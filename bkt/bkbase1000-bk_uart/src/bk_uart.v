==> flow/design.v <==
`timescale 1ns / 1ps
	 module bk_uart#(
		parameter BKP_BASE_index= 1000,
		parameter sys_clk_freq = 100000000
	)
	(
		input  wire clk,
		input  wire rst_n,
		input  wire bkt_ready_i,
		input  wire [31:0] bkt_index_i,
		input  wire [31:0] bkt_data_i,
		output wire [31:0] bk_status,
		output wire Tx,
		input  wire Rx
    );
reg BKP_Ready_z1,BKP_Ready_z2;
always @(posedge clk)
if(!rst_n)
    begin
        BKP_Ready_z1 <= 1'b0;
        BKP_Ready_z2 <= 1'b0;
    end
 else
    begin
        BKP_Ready_z1 <= bkt_ready_i;
        BKP_Ready_z2 <= BKP_Ready_z1;
    end 
wire BKP_Ready;
assign BKP_Ready = BKP_Ready_z1 & ~BKP_Ready_z2;
reg [2:0] bk_mode;
always @(posedge clk)
if(!rst_n)
	bk_mode <= 'd0;
else if(BKP_Ready && bk_data_index == 0)
	bk_mode <= bk_data[2:0];
wire [31:0] bk_data_index;
assign bk_data_index = bkt_index_i;
wire [31:0] bk_data;
assign bk_data = bkt_data_i;
reg DESR;
always @(posedge clk)
if(!rst_n)
	DESR <= 'd0;
else if(BKP_Ready && bk_data_index == BKP_BASE_index)
	DESR <= bk_data[0];
else
	DESR <= DESR;
reg [31:0] BandRate_bit;
always @(posedge clk)
if(!rst_n)
	BandRate_bit <= 'd0;
else if(BKP_Ready && bk_data_index == BKP_BASE_index + 1 )
	BandRate_bit <= bk_data;
else
	BandRate_bit <= BandRate_bit;
reg [7:0] send_buf;
always @(posedge clk)
if(!rst_n)
	send_buf <= 'd0;
else if(BKP_Ready && bk_data_index == BKP_BASE_index + 2 )
	send_buf <= bk_data[7:0];
else
	send_buf <= send_buf;
reg send_start;
always @(posedge clk)
if(!rst_n)
	send_start <= 'd0;
else if(BKP_Ready && bk_data_index == BKP_BASE_index + 3 )
	send_start <= bk_data[0];
else
	send_start <= send_start;
reg rec_clean;
always @(posedge clk)
if(!rst_n)
	rec_clean <= 'd0;
else if(BKP_Ready && bk_data_index == BKP_BASE_index + 6 )
	rec_clean <= bk_data[0];
else
	rec_clean <= rec_clean;
reg [31:0] bk_status_p;
always @(posedge clk)
if(!rst_n)
	bk_status_p <= 'd0;
else
	case(bk_mode)
		3'd0: begin bk_status_p<= {rx_nums,bkp_busy};   end    
		3'd1: 
			  begin 
				if(BKP_Ready && bk_data_index == BKP_BASE_index + 4)
					bk_status_p <= rec_buf[31:0];
				else if(BKP_Ready && bk_data_index == BKP_BASE_index + 5)
					bk_status_p <= rec_buf[63:32];
				else
					bk_status_p <= bk_status_p;
		      end 
	    3'd2: begin bk_status_p<='d0;   end 
	endcase	
assign bk_status = 	bk_status_p;
reg send_start_z1,send_start_z2;
always @(posedge clk)
if(!rst_n)
	begin
		send_start_z1 <= 'd0;
		send_start_z2 <= 'd0;
	end 
else
	begin
		send_start_z1 <= send_start;
		send_start_z2 <= send_start_z1;
	end 
wire send_start_pedge;
assign send_start_pedge = send_start_z1 & !send_start_z2;
reg rx_clean_z1,rx_clean_z2;
always @(posedge clk)
if(!rst_n)
	begin
		rx_clean_z1 <= 'd0;
		rx_clean_z2 <= 'd0;
	end 
else
	begin
		rx_clean_z1 <= rec_clean;
		rx_clean_z2 <= rx_clean_z1;
	end 
wire rx_clean_pedge;
assign rx_clean_pedge = rx_clean_z1 & !rx_clean_z2;
reg [2:0] rx_nums;
always @(posedge clk)
if(!rst_n)
	rx_nums <= 'd0;
else if(bkp_ready_rx)
	rx_nums <= rx_nums + 1'd1;
else if(rx_clean_pedge)
	rx_nums <= 'd0;
else	
	rx_nums <= rx_nums;
reg [63:0] rec_buf;
always @(posedge clk)
if(!rst_n)
	rec_buf <= 'd0;
else if(rx_clean_pedge)
	rec_buf <= 'd0;
else if(bkp_ready_rx)
	rec_buf <= {rec_buf << 8} | bkp_data_rx;
else
	rec_buf <= rec_buf;
wire bkp_busy;
wire [7:0] bkp_data_rx;
wire bkp_ready_rx;
     uart_excute#(
					.sys_clk_freq(sys_clk_freq)
				)
				u1(
					.clk(clk),
				    .rst_n(rst_n),
					.BandRate_bit(BandRate_bit),
					.bkp_data_i(send_buf),  	               
					.bkp_ready_i(send_start_pedge), 		               
					.bkp_busy_o(bkp_busy),                         
					.bkp_data_o(bkp_data_rx),
					.bkp_ready_o(bkp_ready_rx),
					.Tx(Tx),
					.Rx(Rx)
				 );
endmodule 
`timescale 1ns / 1ps
module uart_excute#(
					parameter  sys_clk_freq  = 50_000_000
				)
				(
					input wire clk,
					input wire rst_n,
					input wire [31:0] BandRate_bit,
					input  wire [7:0] bkp_data_i,
					input  wire bkp_ready_i,     
					output wire bkp_busy_o,    
					output wire [7:0] bkp_data_o,
					output  wire bkp_ready_o,    
					output wire Tx,
					input  wire Rx
				 );
wire [31:0] BandRate_byte;
assign  BandRate_byte = BandRate_bit * 10;
localparam Tx_state0 = 3'b001;
localparam Tx_state1 = 3'b010;
localparam Tx_state2 = 3'b100;
localparam Rx_state0 = 3'b001;
localparam Rx_state1 = 3'b010;
localparam Rx_state2 = 3'b100;
reg [2:0] Status_Tx;  
reg [31:0] BandRate_Tx_Cnt;
always @(posedge clk or negedge rst_n)
if(!rst_n)
	begin
		BandRate_Tx_Cnt <= 32'd0;
		Status_Tx <= Tx_state0;
	end 
else 
	begin
		case(Status_Tx)
			Tx_state0:
					begin
						if(bkp_ready_i == 1'b1)
							begin
								Status_Tx <= Tx_state1;
								BandRate_Tx_Cnt <= 32'd1;
							end 
						else	
							begin
								Status_Tx <= Tx_state0;
								BandRate_Tx_Cnt <= 32'd0;
							end 
					end 
			Tx_state1:
					begin
						if(BandRate_Tx_Cnt == BandRate_byte)
							begin 
								BandRate_Tx_Cnt <= 32'd0;
								Status_Tx <= Tx_state2;
							end 
						else	
							begin
								BandRate_Tx_Cnt <= BandRate_Tx_Cnt + 1'd1;
								Status_Tx <= Tx_state1;
							end 
					end 
			Tx_state2:
					begin
						if(bkp_ready_i == 1'b1)
							Status_Tx <= Tx_state2;     
						else	
							Status_Tx <= Tx_state0;
					end 
			default:
					Status_Tx <= Tx_state0;
		endcase
	end 
wire uart_tx_pre_value;
assign uart_tx_pre_value  = ((BandRate_Tx_Cnt > BandRate_bit*32'd0) &&(BandRate_Tx_Cnt <= BandRate_bit*32'd1)) ? 1'b1: 1'b0;
wire uart_tx_bit0_value;
assign uart_tx_bit0_value = ((BandRate_Tx_Cnt > BandRate_bit*32'd1) &&(BandRate_Tx_Cnt <= BandRate_bit*32'd2)) ? 1'b1: 1'b0;
wire uart_tx_bit1_value;
assign uart_tx_bit1_value = ((BandRate_Tx_Cnt > BandRate_bit*32'd2) &&(BandRate_Tx_Cnt <= BandRate_bit*32'd3)) ? 1'b1: 1'b0;
wire uart_tx_bit2_value;
assign uart_tx_bit2_value = ((BandRate_Tx_Cnt > BandRate_bit*32'd3) &&(BandRate_Tx_Cnt <= BandRate_bit*32'd4)) ? 1'b1: 1'b0;
wire uart_tx_bit3_value;
assign uart_tx_bit3_value = ((BandRate_Tx_Cnt > BandRate_bit*32'd4) &&(BandRate_Tx_Cnt <= BandRate_bit*32'd5)) ? 1'b1: 1'b0;
wire uart_tx_bit4_value;
assign uart_tx_bit4_value = ((BandRate_Tx_Cnt > BandRate_bit*32'd5) &&(BandRate_Tx_Cnt <= BandRate_bit*32'd6)) ? 1'b1: 1'b0;
wire uart_tx_bit5_value;
assign uart_tx_bit5_value = ((BandRate_Tx_Cnt > BandRate_bit*32'd6) &&(BandRate_Tx_Cnt <= BandRate_bit*32'd7)) ? 1'b1: 1'b0;
wire uart_tx_bit6_value;
assign uart_tx_bit6_value = ((BandRate_Tx_Cnt > BandRate_bit*32'd7) &&(BandRate_Tx_Cnt <= BandRate_bit*32'd8)) ? 1'b1: 1'b0;
wire uart_tx_bit7_value;
assign uart_tx_bit7_value = ((BandRate_Tx_Cnt > BandRate_bit*32'd8) &&(BandRate_Tx_Cnt <= BandRate_bit*32'd9)) ? 1'b1: 1'b0;
wire uart_tx_end_value;
assign uart_tx_end_value =  ((BandRate_Tx_Cnt > BandRate_bit*32'd9) &&(BandRate_Tx_Cnt  <=  BandRate_byte)) ? 1'b1: 1'b0;
reg  [7:0] bkp_data_i_n;
always @(posedge clk or negedge rst_n)
if(!rst_n)
	bkp_data_i_n <= 8'b0;
else
	bkp_data_i_n <= bkp_data_i;
reg Tx_p;
always @(posedge clk or negedge rst_n)
if(!rst_n)
	Tx_p <= 1'b1;
else if(uart_tx_pre_value)
	Tx_p <= 1'b0;
else if(uart_tx_bit0_value)
	Tx_p <= bkp_data_i_n[0];
else if(uart_tx_bit1_value)
	Tx_p <= bkp_data_i_n[1];
else if(uart_tx_bit2_value)
	Tx_p <= bkp_data_i_n[2];
else if(uart_tx_bit3_value)
	Tx_p <= bkp_data_i_n[3];
else if(uart_tx_bit4_value)
	Tx_p <= bkp_data_i_n[4];
else if(uart_tx_bit5_value)
	Tx_p <= bkp_data_i_n[5];
else if(uart_tx_bit6_value)
	Tx_p <= bkp_data_i_n[6];
else if(uart_tx_bit7_value)
	Tx_p <= bkp_data_i_n[7];
else if(uart_tx_end_value)
	Tx_p <= 1'b1;	
else
	Tx_p <= 1'b1;
wire  data_in_seding_o_p;
assign data_in_seding_o_p = ((BandRate_Tx_Cnt >0) &&(BandRate_Tx_Cnt <= BandRate_byte)) ? 1'b1 : 1'b0;
assign bkp_busy_o = data_in_seding_o_p;
assign Tx = Tx_p;
reg Rx_n_1;
reg Rx_n_2;
always @(posedge clk or negedge rst_n)
if(!rst_n)
	begin
		Rx_n_1 <= 1'b0;
		Rx_n_2 <= 1'b0;
	end
else
	begin
		Rx_n_1 <= Rx;
		Rx_n_2 <= Rx_n_1;
	end 
wire Rx_n_nedge;
assign Rx_n_nedge = !Rx_n_1 & Rx_n_2;
reg [2:0] Status_Rx;
reg [31:0] BandRate_Rx_Cnt;
always @(posedge clk or negedge rst_n)
if(!rst_n)
	begin
		Status_Rx <= Rx_state0;
		BandRate_Rx_Cnt <= 32'd0;
	end 
else	
	case(Status_Rx)
		Rx_state0:
			begin
				if(Rx_n_nedge)
					begin
						Status_Rx <= Rx_state1;
						BandRate_Rx_Cnt <= 32'd1;
					end 
				else	
					begin
						Status_Rx <= Rx_state0;
						BandRate_Rx_Cnt <= 32'd0;
					end 
			end 
		Rx_state1:
			begin
				if(BandRate_Rx_Cnt == BandRate_byte)
					begin
						BandRate_Rx_Cnt <= 32'd0;
						Status_Rx <= Rx_state2;
					end 
				else
					begin
						BandRate_Rx_Cnt <= BandRate_Rx_Cnt + 1'd1;
						Status_Rx <= Rx_state1;
					end 
			end 
		Rx_state2:
			begin
				if(Rx_n_nedge)
					Status_Rx <= Rx_state2;
				else
					Status_Rx <= Rx_state0; 
			end 
		default:
			Status_Rx <= Rx_state0;
	endcase
wire uart_rx_bit0_value;
assign uart_rx_bit0_value = (BandRate_Rx_Cnt == BandRate_bit*32'd1 + (BandRate_bit/2)) ? 1'b1: 1'b0;
wire uart_rx_bit1_value;
assign uart_rx_bit1_value = (BandRate_Rx_Cnt == BandRate_bit*32'd2 + (BandRate_bit/2)) ? 1'b1: 1'b0;
wire uart_rx_bit2_value;                                
assign uart_rx_bit2_value = (BandRate_Rx_Cnt == BandRate_bit*32'd3 + (BandRate_bit/2)) ? 1'b1: 1'b0;
wire uart_rx_bit3_value;                                 
assign uart_rx_bit3_value = (BandRate_Rx_Cnt == BandRate_bit*32'd4 + (BandRate_bit/2)) ? 1'b1: 1'b0;
wire uart_rx_bit4_value;                                 
assign uart_rx_bit4_value = (BandRate_Rx_Cnt == BandRate_bit*32'd5 + (BandRate_bit/2)) ? 1'b1: 1'b0;
wire uart_rx_bit5_value;                                
assign uart_rx_bit5_value = (BandRate_Rx_Cnt == BandRate_bit*32'd6 + (BandRate_bit/2)) ? 1'b1: 1'b0;
wire uart_rx_bit6_value;                           
assign uart_rx_bit6_value = (BandRate_Rx_Cnt == BandRate_bit*32'd7 + (BandRate_bit/2)) ? 1'b1: 1'b0;
wire uart_rx_bit7_value;                           
assign uart_rx_bit7_value = (BandRate_Rx_Cnt == BandRate_bit*32'd8 + (BandRate_bit/2)) ? 1'b1: 1'b0;
wire uart_rx_end_value;                               
assign uart_rx_end_value =  (BandRate_Rx_Cnt == BandRate_bit*32'd9 + (BandRate_bit/2)) ? 1'b1: 1'b0;
wire Data_Recing;
assign	Data_Recing = (BandRate_Rx_Cnt == 0) ? 1'b0 : 1'b1;
reg [7:0] data2rec_o_n;
always @(posedge clk or negedge rst_n)
if(!rst_n)
	data2rec_o_n <= 8'b0;
else if(Data_Recing == 1'b1)
	begin
		if(uart_rx_bit0_value)
			data2rec_o_n[0] <= Rx_n_1;
		else if(uart_rx_bit1_value)
			data2rec_o_n[1] <= Rx_n_1;
		else if(uart_rx_bit2_value)
			data2rec_o_n[2] <= Rx_n_1;
		else if(uart_rx_bit3_value)
			data2rec_o_n[3] <= Rx_n_1;
		else if(uart_rx_bit4_value)
			data2rec_o_n[4] <= Rx_n_1;
		else if(uart_rx_bit5_value)
			data2rec_o_n[5] <= Rx_n_1;
		else if(uart_rx_bit6_value)
			data2rec_o_n[6] <= Rx_n_1;
		else if(uart_rx_bit7_value)
			data2rec_o_n[7] <= Rx_n_1;
		else 
			data2rec_o_n <= data2rec_o_n;
	end 
else
	data2rec_o_n <= 8'b0;	
assign bkp_data_o       =  data2rec_o_n;
assign bkp_ready_o      =  uart_rx_end_value;
endmodule 
### From RTL to reports: bk_uart

Tool output for the design above, in the order of the flow.
Lines are those of the file above, counted from 1.
Cell names lack the library's common part.
The mark -- stands for no value.

| design | value |
|---|---|
| top module | bk_uart |
| clock input | clk |
| library | sky130hd |
| corner | tt_025C_1v80 |

### Word level

Source: Yosys, flattened and elaborated, memories not mapped. Widths are those after wreduce. Registers that Yosys merges into a memory's read port (data or address) are not register bits. Print and check cells do not count.

| word-level totals | value |
|---|---|
| elaborated cells | 242 |
| bits of input ports | 68 |
| flip-flop bits (word level) | 239 |

| operators by class | value |
|---|---|
| reduce/logical cells | 44 |
| bitwise gates (word level) | 7 |
| multiplexer cells | 91 |
| equality and inequality tests | 33 |
| $mul | 6 |
| add/subtract/negate cells | 12 |
| $lt $le $gt $ge | 19 |

Operators by type and width:

| operator | count |
|---|---|
| 32-bit == test | 11 |
| 32-bit <= comparator | 10 |
| 32-bit by 31-bit adder with 32-bit output | 9 |
| 32-bit > comparator | 8 |
| 32-bit by 10-bit == test with 1-bit output (second input constant) | 6 |
| 32-bit by 3-bit multiplier with 32-bit output (second input constant) | 2 |
| 32-bit by 4-bit multiplier with 32-bit output (second input constant) | 1 |
| 32-bit parallel mux with 2-bit select | 2 |
| 32-bit two-way mux | 4 |
| 32-bit by 3-bit multiplier with 31-bit output (second input constant) | 1 |
| 32-bit parallel mux with 3-bit select | 1 |
| 1-bit two-way mux | 74 |
| 32-bit by 1-bit adder with 32-bit output (second input constant) | 2 |
| 32-bit by 2-bit multiplier with 31-bit output (second input constant) | 1 |
| 32-bit by 2-bit multiplier with 32-bit output (second input constant) | 1 |
| 32-bit logical NOT | 2 |
| 64-bit by 8-bit OR with 64-bit output | 1 |
| 32-bit by 1-bit > comparator with 1-bit output (second input constant) | 1 |
| 2-bit nonzero test | 11 |
| 3-bit parallel mux with 3-bit select | 2 |
| 3-bit two-way mux | 6 |
| 1-bit logical AND | 17 |
| 2-bit inequality test (second input constant) | 7 |
| 3-bit by 1-bit == test with 1-bit output (second input constant) | 3 |
| 3-bit by 2-bit == test with 1-bit output (second input constant) | 3 |
| 8-bit AND reduction | 1 |
| 7-bit AND reduction | 1 |
| 3-bit == test (second input constant) | 2 |

Other operator kinds: 14; their cells: 22.

### Longest topological paths

Yosys ltp: most cells in a row. Word level: on the elaborated netlist, between registers, memories and ports. Mapped: between sequential cells and ports; inverters and the memories' decode and read muxes count.

| depth | value |
|---|---|
| depth in word-level cells | 13 |
| ABC_AREA | 0 |
| depth in mapped cells | 32 |

### After synthesis

Yosys stat after the flow's synthesis: flattened, memories mapped to cells. It holds for the ABC_AREA given above (unset counts as 0); a run with the other value may have another netlist.

| synthesis totals | value |
|---|---|
| chip area (Yosys) | 43112.6 µm² |
| standard cells after synthesis | 5611 |
| buffers | 212 |
| sequential part of the area | 5233.8 µm² |
| mapped flip-flops | 239 |

Cell types:

| cell | count |
|---|---|
| ha_1 | 662 |
| dfxtp_1 | 150 |
| xnor2_1 | 289 |
| a21oi_1 | 459 |
| dfrtp_1 | 86 |
| fa_1 | 93 |
| o21ai_0 | 363 |
| nand2_1 | 451 |
| nor2_1 | 415 |
| xor2_1 | 177 |
| mux2i_1 | 145 |
| a21o_1 | 183 |
| inv_1 | 318 |
| nand4_1 | 171 |
| nand3_1 | 139 |
| nor3_1 | 135 |
| clkbuf_1 | 171 |
| o21a_1 | 83 |

Not listed: further types 82, cells in them 1121.
By module: a second synthesis without flattening, with its own total; a netlist apart from the flattened one above.

| unflattened totals | value |
|---|---|
| cell total of the unflattened synthesis | 5726 |
| area total of the unflattened synthesis | 44401.3 µm² |

Rows give one instance, submodules left out.

By module:

| module | area (µm²) | cells | times used | sequential area (µm²) |
|---|---|---|---|---|
| uart_excute #(sys_clk_freq=100000000) | 38564.5 | 5150 | 1 | 2230.9 |
| bk_uart | 5836.8 | 576 | 1 | 3002.9 |

### Path before layout

Source: OpenSTA report_checks on the synthesized netlist (no wires, ideal clock, input and output delay 20% of the period each), path of least setup slack; recovery checks are left aside. Register names are those of the netlist, which keeps one name where synthesis merged equal registers.

| timing post-synthesis | value |
|---|---|
| path type | register to register |
| start point | register BandRate_bit[2] |
| end point | register u1.data2rec_o_n[6] |
| arrival | 6.698 ns |
| path slack | 0.751 ns |
| clock period | 7.59 ns |
| driving pins on the path | 33 |
| launch time at the first pin | 0.000 ns |
| delay of the path | 6.838 ns |
| period reached after synthesis | 6.839 ns |

"delay of the path" = arrival - input delay + setup time.
"driving pins on the path" counts driving pins, that of a launching flip-flop among them; a cell with two outputs on the path counts twice.
"period reached after synthesis" = period - worst setup slack (recovery checks aside). The figure is calculated, with input and output delays left at 20% of the set period.
Between the ends stands the longest chain of elaborated cells between them, by number of cells; it is not shown to be the way that was timed. Of several equally long chains one is given.
A line is the first line of the expression or statement that the cell stems from. Yosys adds cells for indexed reads and writes and turns some case tables into memories.
A register here has more assigning lines than the two given.

| between the ends, post-synthesis | value |
|---|---|
| path through | dfxtp_1 -> fa_1 -> ha_1 -> inv_1 -> fa_1 -> nor2b_1 -> o21ai_0 -> a21oi_1 -> o21ai_0 -> a21oi_1 -> a21o_1 -> a21oi_1 -> nor2b_1 -> o21ai_0 -> nand2b_1 -> a21oi_1 -> o21bai_1 -> xor2_1 -> ha_1 -> clkbuf_1 -> a21oi_1 -> o21ba_2 -> a21boi_1 -> o2111ai_1 -> nor4_1 -> nand4_1 -> a2111oi_0 -> nand4_1 -> or4_1 -> or4_1 -> nor4_1 -> a21bo_2 -> a21oi_1 |
| cells in the longest elaborated chain | 12 |

RTL lines, path post-synthesis:

| what | line | text |
|---|---|---|
| start: declaration | 48 | `reg [31:0] BandRate_bit;` |
| start: assignment | 53 | `BandRate_bit <= bk_data;` |
| start: assignment | 55 | `BandRate_bit <= BandRate_bit;` |
| 32-bit by 3-bit multiplier with 32-bit output | 368 | `assign uart_rx_bit6_value = (BandRate_Rx_Cnt == BandRate_bit*32'd7 + (BandRate_bit/2)) ? 1'b1: 1'b0;` |
| 32-bit by 31-bit adder with 32-bit output | 368 |  |
| 32-bit == test | 368 |  |
| 1-bit two-way mux | 368 |  |
| 1-bit two-way mux | 393 | `else if(uart_rx_bit6_value)` |
| 1-bit two-way mux | 391 | `else if(uart_rx_bit5_value)` |
| 1-bit two-way mux | 389 | `else if(uart_rx_bit4_value)` |
| 1-bit two-way mux | 387 | `else if(uart_rx_bit3_value)` |
| 1-bit two-way mux | 385 | `else if(uart_rx_bit2_value)` |
| 1-bit two-way mux | 383 | `else if(uart_rx_bit1_value)` |
| 1-bit two-way mux | 381 | `if(uart_rx_bit0_value)` |
| 1-bit two-way mux | 379 | `else if(Data_Recing == 1'b1)` |
| end: assignment | 394 | `data2rec_o_n[6] <= Rx_n_1;` |
| end: assignment | 398 | `data2rec_o_n <= data2rec_o_n;` |
| end: declaration | 375 | `reg [7:0] data2rec_o_n;` |

### Path in the finished layout

From the final timing report of run 1: the path of least setup slack in the routed layout; clock arrival at registers is part of the times.

| timing after layout | value |
|---|---|
| path type | register to register |
| start point | register BandRate_bit[10] |
| end point | register u1.Tx_p |
| arrival | 7.30 ns |
| launch time at the first pin | 0.69 ns |
| driving pins on the path | 34 |
| clock period | 6.15 ns |
| path slack | -0.61 ns |

Between the ends stands the longest chain of elaborated cells between them, by number of cells; it is not shown to be the way that was timed. Of several equally long chains one is given.
A register here has more assigning lines than the two given.

| between the ends, after layout | value |
|---|---|
| path through | dfxtp_4 -> buf_6 -> ha_2 -> inv_2 -> fa_2 -> nor4_4 -> buf_4 -> and2_4 -> o211ai_1 -> a31o_2 -> o211a_4 -> o21bai_4 -> a21oi_2 -> o31ai_1 -> buf_4 -> a21o_1 -> xor2_2 -> buf_4 -> clkinvlp_4 -> ha_4 -> nand4_1 -> nor2_4 -> nand3_2 -> buf_6 -> nor2_4 -> o21ai_2 -> o211ai_1 -> buf_4 -> nand2_4 -> a211oi_4 -> a21oi_2 -> a221oi_2 -> a31oi_1 -> nand3_1 |
| cells in the longest elaborated chain | 13 |

RTL lines, path after layout:

| what | line | text |
|---|---|---|
| start: declaration | 48 | `reg [31:0] BandRate_bit;` |
| start: assignment | 53 | `BandRate_bit <= bk_data;` |
| start: assignment | 55 | `BandRate_bit <= BandRate_bit;` |
| 32-bit by 4-bit multiplier with 32-bit output | 255 | `assign uart_tx_bit7_value = ((BandRate_Tx_Cnt > BandRate_bit*32'd8) &&(BandRate_Tx_Cnt <= BandRate_bit*32'd9)) ...` |
| 32-bit <= comparator | 255 |  |
| 1-bit logical AND | 255 |  |
| 1-bit two-way mux | 255 |  |
| 1-bit two-way mux | 284 | `else if(uart_tx_bit7_value)` |
| 1-bit two-way mux | 282 | `else if(uart_tx_bit6_value)` |
| 1-bit two-way mux | 280 | `else if(uart_tx_bit5_value)` |
| 1-bit two-way mux | 278 | `else if(uart_tx_bit4_value)` |
| 1-bit two-way mux | 276 | `else if(uart_tx_bit3_value)` |
| 1-bit two-way mux | 274 | `else if(uart_tx_bit2_value)` |
| 1-bit two-way mux | 272 | `else if(uart_tx_bit1_value)` |
| 1-bit two-way mux | 270 | `else if(uart_tx_bit0_value)` |
| 1-bit two-way mux | 268 | `else if(uart_tx_pre_value)` |
| end: assignment | 271 | `Tx_p <= bkp_data_i_n[0];` |
| end: assignment | 273 | `Tx_p <= bkp_data_i_n[1];` |
| end: declaration | 264 | `reg Tx_p;` |

# Flow runs of bk_uart

Stored flow runs of bk_uart (2 of them; Yosys, OpenROAD, sky130hd). They differ in their settings and are not a sequence. Constraints: input delay and output delay 20% of the set period each, output load 0.01 pF.
"reached clock period": clock period set for the run, less the worst setup slack. It is reckoned from that one timing run; input and output delays stay at 20% of the period that was set.
"allowed time less slack (worst setup path)" is the time allowed to the run's worst setup path (the clock period less input and output delay, where it has them) less its slack. Clock arrival times count: a late capture clock shortens it, a late launch clock lengthens it.

## Run 1

==> flow/run.sh <==
#!/bin/bash
# the make line also repeats the synthesis and layout settings of config.mk as NAME=value (left out here)
make -C /OpenROAD-flow-scripts/flow DESIGN_CONFIG=/design/flow/config.mk WORK_HOME=/design/flow/orfs CLKGATE_MAP_FILE= finish
==> flow/config.mk <==
export PLATFORM = sky130hd
export DESIGN_NAME = bk_uart
export DESIGN_NICKNAME = bk_uart
export VERILOG_FILES = /design/flow/design.v
export SDC_FILE = /design/flow/constraint.sdc
export NUM_CORES = 4
export LEC_CHECK = 0
export CAP_MARGIN = 20
export CORE_ASPECT_RATIO = 0.52
export CORE_MARGIN = 2
export CORE_UTILIZATION = 47
export CTS_CLUSTER_DIAMETER = 248
export CTS_CLUSTER_SIZE = 100
export MIN_ROUTING_LAYER = met1
export SLEW_MARGIN = 20
==> flow/constraint.sdc <==
create_clock -name core_clock -period 6.15 [get_ports {clk}]
set_input_delay 1.2300 -clock core_clock [delete_from_list [all_inputs] [get_ports {clk}]]
set_output_delay 1.2300 -clock core_clock [all_outputs]
set_load 0.01 [all_outputs]

| result of run 1 | value |
|---|---|
| cell area after synthesis | 43112.6 µm² |
| die size | 94297.6 µm² |
| standard-cell area after layout | 58323.4 µm² |
| utilization after layout | 63.9 % |
| smallest setup slack | -0.607 ns |
| total negative setup slack | -37.402 ns |
| reached clock period | 6.757 ns |
| allowed time less slack (worst setup path) | 6.76 ns |
| critical path kind | register to register |

## Run 2

==> flow/run.sh <==
#!/bin/bash
# the make line also repeats the synthesis and layout settings of config.mk as NAME=value (left out here)
make -C /OpenROAD-flow-scripts/flow DESIGN_CONFIG=/design/flow/config.mk WORK_HOME=/design/flow/orfs CLKGATE_MAP_FILE= finish
==> flow/config.mk <==
export PLATFORM = sky130hd
export DESIGN_NAME = bk_uart
export DESIGN_NICKNAME = bk_uart
export VERILOG_FILES = /design/flow/design.v
export SDC_FILE = /design/flow/constraint.sdc
export NUM_CORES = 4
export LEC_CHECK = 0
export CAP_MARGIN = 20
export CELL_PAD_IN_SITES_DETAIL_PLACEMENT = 1
export CELL_PAD_IN_SITES_GLOBAL_PLACEMENT = 3
export CORE_ASPECT_RATIO = 0.54
export CORE_MARGIN = 2
export CORE_UTILIZATION = 59
export CTS_CLUSTER_SIZE = 14
export MIN_ROUTING_LAYER = met2
export SETUP_SLACK_MARGIN = 0.31
export SLEW_MARGIN = 20
export TNS_END_PERCENT = 5
==> flow/constraint.sdc <==
create_clock -name core_clock -period 4.96 [get_ports {clk}]
set_input_delay 0.9920 -clock core_clock [delete_from_list [all_inputs] [get_ports {clk}]]
set_output_delay 0.9920 -clock core_clock [all_outputs]
set_load 0.01 [all_outputs]

Run 2: incomplete, placement halted on GPL-0301
